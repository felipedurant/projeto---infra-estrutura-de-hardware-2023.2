==> flow/design.v <==
module Mult (
    input wire clk,
    input wire reset,
    input wire control, 
    input wire [31:0] in0,
    input wire [31:0] in1, 
    output reg [31:0] out0,
    output reg [31:0] out1
);
    reg [31:0] M; 
    reg [31:0] Q;   
    reg Q1;
    reg [31:0] A;
    reg [5:0] counter;
    reg aux = 1;
    always @ (posedge clk)begin
        if(control == 1'b0)begin
            counter = 6'b000000;
            Q = 32'b00000000000000000000000000000000;
            M = 32'b00000000000000000000000000000000;
            Q1 = 1'b0;
            A = 32'b00000000000000000000000000000000;
        end
        else begin
            if(counter == 6'b000000) begin
                Q = in0;
                M = in1;
                counter = counter + 1;
            end
            else begin 
                if(Q[0] == 1'b1 && Q1 == 1'b0) begin
                    A = A - M;
                end 
                else if(Q[0] == 1'b0 && Q1 == 1'b1) begin
                    A = A + M;
                end 
                {A, Q, Q1} = {A, Q, Q1} >> 1'b1;
                if(A[30] == 1'b1)begin
                    A[31] = 1'b1; 
                end
                counter = counter + 1'b1;
            end
            if(counter == 6'b100001) begin
                out0 = A;
                out1 = Q;
            end
        end
    end
endmodule
Step by step through the tools: Mult
What the tools print for Mult, step after step.
Line numbers count from 1 in the design file above.
Cell names lack the library's common part.
{ "inputs": {"top_module": "Mult", "clock_port": "clk", "lib": "sky130hd", "lib_corner": "tt_025C_1v80"} }

After elaboration
Source: Yosys, flattened and elaborated, memories not mapped. Widths are those after wreduce. Registers that Yosys merges into a memory's read port (data or address) are not register bits. Print and check cells do not count.
{ "bits": {"register_bits": 167, "latchBits": 0, "ram_bits": 0, "romBits": 0, "clocked_rd_ports_x_width": 0, "n_memories": 0, "in_bits": 67, "out_inout_bits": 64, "wordCells": 28} }
{ "classes": {"addsub": 4, "multipliers": 0, "div_mod_pow": 0, "cmp": 0, "equal": 1, "shifts": 0, "n_mux": 10, "logic": 2, "reduce_and_logical": 4} }
{ "op_table": {"columns": ["operator", "count"], "rows": [
  ["32-bit 2-to-1 mux", 5],
  ["32-bit adder", 1],
  ["32-bit subtractor", 1],
  ["31-bit 2-to-1 mux", 1],
  ["6-bit by 1-bit adder with 6-bit output (second input constant)", 2],
  ["6-bit 2-to-1 mux", 2],
  ["6-bit == test (second input constant)", 1],
  ["6-bit zero test", 1],
  ["1-bit logical AND", 2],
  ["1-bit inverter", 2],
  ["2-bit AND reduction", 1],
  ["1-bit 2-to-1 mux", 2]
]} }

Logic depth
Depth = most cells in a row (Yosys ltp): at word level without a register or memory, in the mapped netlist without a sequential cell, where the memories' decode and read muxes count.
{ "depth": {"depth_word": 8, "abc_area": 0, "ltp_mapped": 12, "depth_no_buf": 12} }

Synthesis result
Source: synth_stat.txt of the flow (Yosys; design flattened, memories mapped). It holds for the ABC_AREA given above (unset counts as 0); a run with the other value may have another netlist.
The area totals of this step are shown rounded.
{ "synth_totals": {"cells": 1275, "synth_area_um2": 10500, "sequential_area_um2": 3980, "ff_cells": 167, "n_buf": 75} }
{ "by_type": {"columns": ["cell_type", "count", "area_total_um2"], "rows": [
  ["dfxtp_1", 103, 2.06E+03],
  ["edfxtp_1", 64, 1.92E+03],
  ["nand2_1", 236, 885.85],
  ["ha_1", 65, 813.28],
  ["a21oi_1", 159, 795.763],
  ["nor2_1", 93, 349.085],
  ["o21ai_0", 55, 275.264],
  ["inv_1", 69, 258.998],
  ["xnor2_1", 22, 192.685],
  ["clkbuf_1", 47, 176.419],
  ["o31ai_1", 18, 135.13],
  ["a31oi_1", 21, 131.376],
  ["and2_1", 21, 131.376],
  ["nand3_1", 22, 110.106],
  ["a21o_1", 12, 90.086],
  ["nor3_1", 18, 90.086],
  ["nand2b_1", 14, 87.584],
  ["nor2b_1", 13, 81.328]
]} }
Not listed: further types 76, cells in them 223.

Timing after synthesis
Source: OpenSTA report_checks on the synthesized netlist (no wires, ideal clock, input and output delay 20% of the period each), path of least setup slack; recovery checks are left aside. Register names are those of the netlist, which keeps one name where synthesis merged equal registers.
{ "synth_timing": {"kind": "register to register", "start": "register counter[0]", "end": "register out0[0]", "tclk_ps": 3370, "setup_ps": 429, "t_first_pin_ps": 0, "arrival_time_ps": 2556, "t_required_ps": 2941, "slack_ps": 385, "delay_ps": 2985, "driving_pins": 5, "n_path_buf": 0, "synth_period_reached_ps": 2985} }
"delay_ps" = arrival - input delay + setup time.
"driving_pins" counts driving pins, that of a launching flip-flop among them; a cell with two outputs on the path counts twice.
"synth_period_reached_ps" = period - worst setup slack (recovery checks aside). The figure is calculated, with input and output delays left at 20% of the set period.
The rows between start and end are the longest chain of elaborated cells between them; the timing report does not say that the signal goes this way. Where chains are equally long, one stands for them.
A line is the first line of the expression or statement that the cell stems from. Yosys adds cells for indexed reads and writes and turns some case tables into memories.
At most two assigning lines are given for a register; there are more.
The path ends at the enable pin of a flip-flop; only ways to that pin are counted.
{ "synth_via": {"path_cell_list": "dfxtp_1 -> nand3_1 -> or3_1 -> a21oi_1 -> and3_1", "elab_chain_len": 5, "cells_between": 7, "cone_lines": 5, "cone_classes": "add/sub: 2; eq/ne: 1; mux: 2; reduce/logical: 2"} }
{ "synth_lines": {"columns": ["item", "line_no", "source"], "rows": [
  ["start: declaration", 14, "reg [5:0] counter;"],
  ["start: assignment", 28, "counter = counter + 1;"],
  ["start: assignment", 41, "counter = counter + 1'b1;"],
  ["6-bit by 1-bit adder with 6-bit output", 41, null],
  ["6-bit 2-to-1 mux", 25, "if(counter == 6'b000000) begin"],
  ["6-bit 2-to-1 mux", 17, "if(control == 1'b0)begin"],
  ["6-bit == test", 43, "if(counter == 6'b100001) begin"],
  ["2-bit AND reduction", null, null],
  ["end: assignment", 44, "out0 = A;"],
  ["end: declaration", 7, "output reg [31:0] out0,"]
]} }

Path in the finished layout
From the final timing report of flow run A: the path of least setup slack in the routed layout; clock arrival at registers is part of the times.
The path's times are printed in steps of 10 ps; the period is the one set.
{ "layout_timing": {"kind": "register to register", "start": "register M[0]", "end": "register out0[27]", "tclk_ps": 2270, "setup_ps": 240, "t_first_pin_ps": 440, "arrival_time_ps": 3120, "t_required_ps": 2470, "slack_ps": -650, "driving_pins": 12, "n_path_buf": 0} }
The rows between start and end are the longest chain of elaborated cells between them; the timing report does not say that the signal goes this way. Where chains are equally long, one stands for them.
{ "layout_via": {"path_cell_list": "dfxtp_2 -> ha_4 -> fa_2 -> nor3b_4 -> o31ai_4 -> a211oi_4 -> o41ai_2 -> a22oi_2 -> a2111oi_4 -> xnor2_1 -> nor2_2 -> o31a_1", "elab_chain_len": 6, "cells_between": 7, "cone_lines": 6, "cone_classes": "add/sub: 2; mux: 5"} }
{ "layout_lines": {"columns": ["item", "line_no", "source"], "rows": [
  ["start: declaration", 10, "reg [31:0] M;"],
  ["start: assignment", 20, "M = 32'b00000000000000000000000000000000;"],
  ["start: assignment", 27, "M = in1;"],
  ["32-bit adder", 35, "A = A + M;"],
  ["32-bit 2-to-1 mux", 34, "else if(Q[0] == 1'b0 && Q1 == 1'b1) begin"],
  ["32-bit 2-to-1 mux", 31, "if(Q[0] == 1'b1 && Q1 == 1'b0) begin"],
  ["32-bit 2-to-1 mux", 25, "if(counter == 6'b000000) begin"],
  ["32-bit 2-to-1 mux", 17, "if(control == 1'b0)begin"],
  ["31-bit 2-to-1 mux", 25, null],
  ["end: assignment", 44, "out0 = A;"],
  ["end: declaration", 7, "output reg [31:0] out0,"]
]} }

# Flow runs of Mult

Below are 2 stored runs of the flow (Yosys, OpenROAD; platform sky130hd) on Mult, each with its settings and what was measured, unordered. Constraints: input delay and output delay 20% of the set period each, output load 0.01 pF.
"achievedPeriod_ps" = clock period - worst setup slack. The figure is calculated, with input and output delays left at 20% of the set period.
"worstPathTime_ps" is the time allowed to the run's worst setup path (the clock period less input and output delay, where it has them) less its slack. Clock arrival times count: a late capture clock shortens it, a late launch clock lengthens it.
By "total_power_mw" is meant OpenSTA's value without simulated activity: inputs other than the clock are taken to toggle once in ten clock periods, and the tool carries that through the logic.
"worstPathTime_ps" is known to 10 ps.
The results are shown rounded.
[
  {
    "run": "flow run A",
    "settings": { "period_ns": 2.27, "CORE_UTILIZATION": 44, "SETUP_SLACK_MARGIN": 0.01, "PLACE_DENSITY_LB_ADDON": 0.15, "CORE_ASPECT_RATIO": 1.5, "CORE_MARGIN": 6, "CELL_PAD_IN_SITES_GLOBAL_PLACEMENT": 2, "ABC_AREA": 0, "GPL_ROUTABILITY_DRIVEN": 1, "CTS_CLUSTER_SIZE": 18, "CTS_CLUSTER_DIAMETER": 88, "MIN_ROUTING_LAYER": "met1", "CAP_MARGIN": 20, "SLEW_MARGIN": 20 },
    "results": { "hold_ws_ps": 469, "tns_setup_ps": -23600, "utilization_pct": 71.3, "worstPathTime_ps": 2920, "path_kind": "register to register", "achievedPeriod_ps": 2917, "yosys_chip_area_um2": 10500, "total_power_mw": 12.9, "stdcell_area_um2": 16500, "die_um2": 27700, "timing.setup.ws_ps": -647 }
  },
  {
    "run": "flow run B",
    "settings": { "period_ns": 3.99, "CORE_UTILIZATION": 70, "SETUP_SLACK_MARGIN": 0.39, "PLACE_DENSITY_LB_ADDON": 0.0, "CELL_PAD_IN_SITES_GLOBAL_PLACEMENT": 2, "TNS_END_PERCENT": 10, "ABC_AREA": 0, "CTS_CLUSTER_SIZE": 32, "CTS_CLUSTER_DIAMETER": 81, "SLEW_MARGIN": 40, "MIN_ROUTING_LAYER": "met2", "MAX_ROUTING_LAYER": "met4", "CAP_MARGIN": 20, "CORE_MARGIN": 2 },
    "outcome": "not finished: placement ended with error FLW-0024"
  }
]
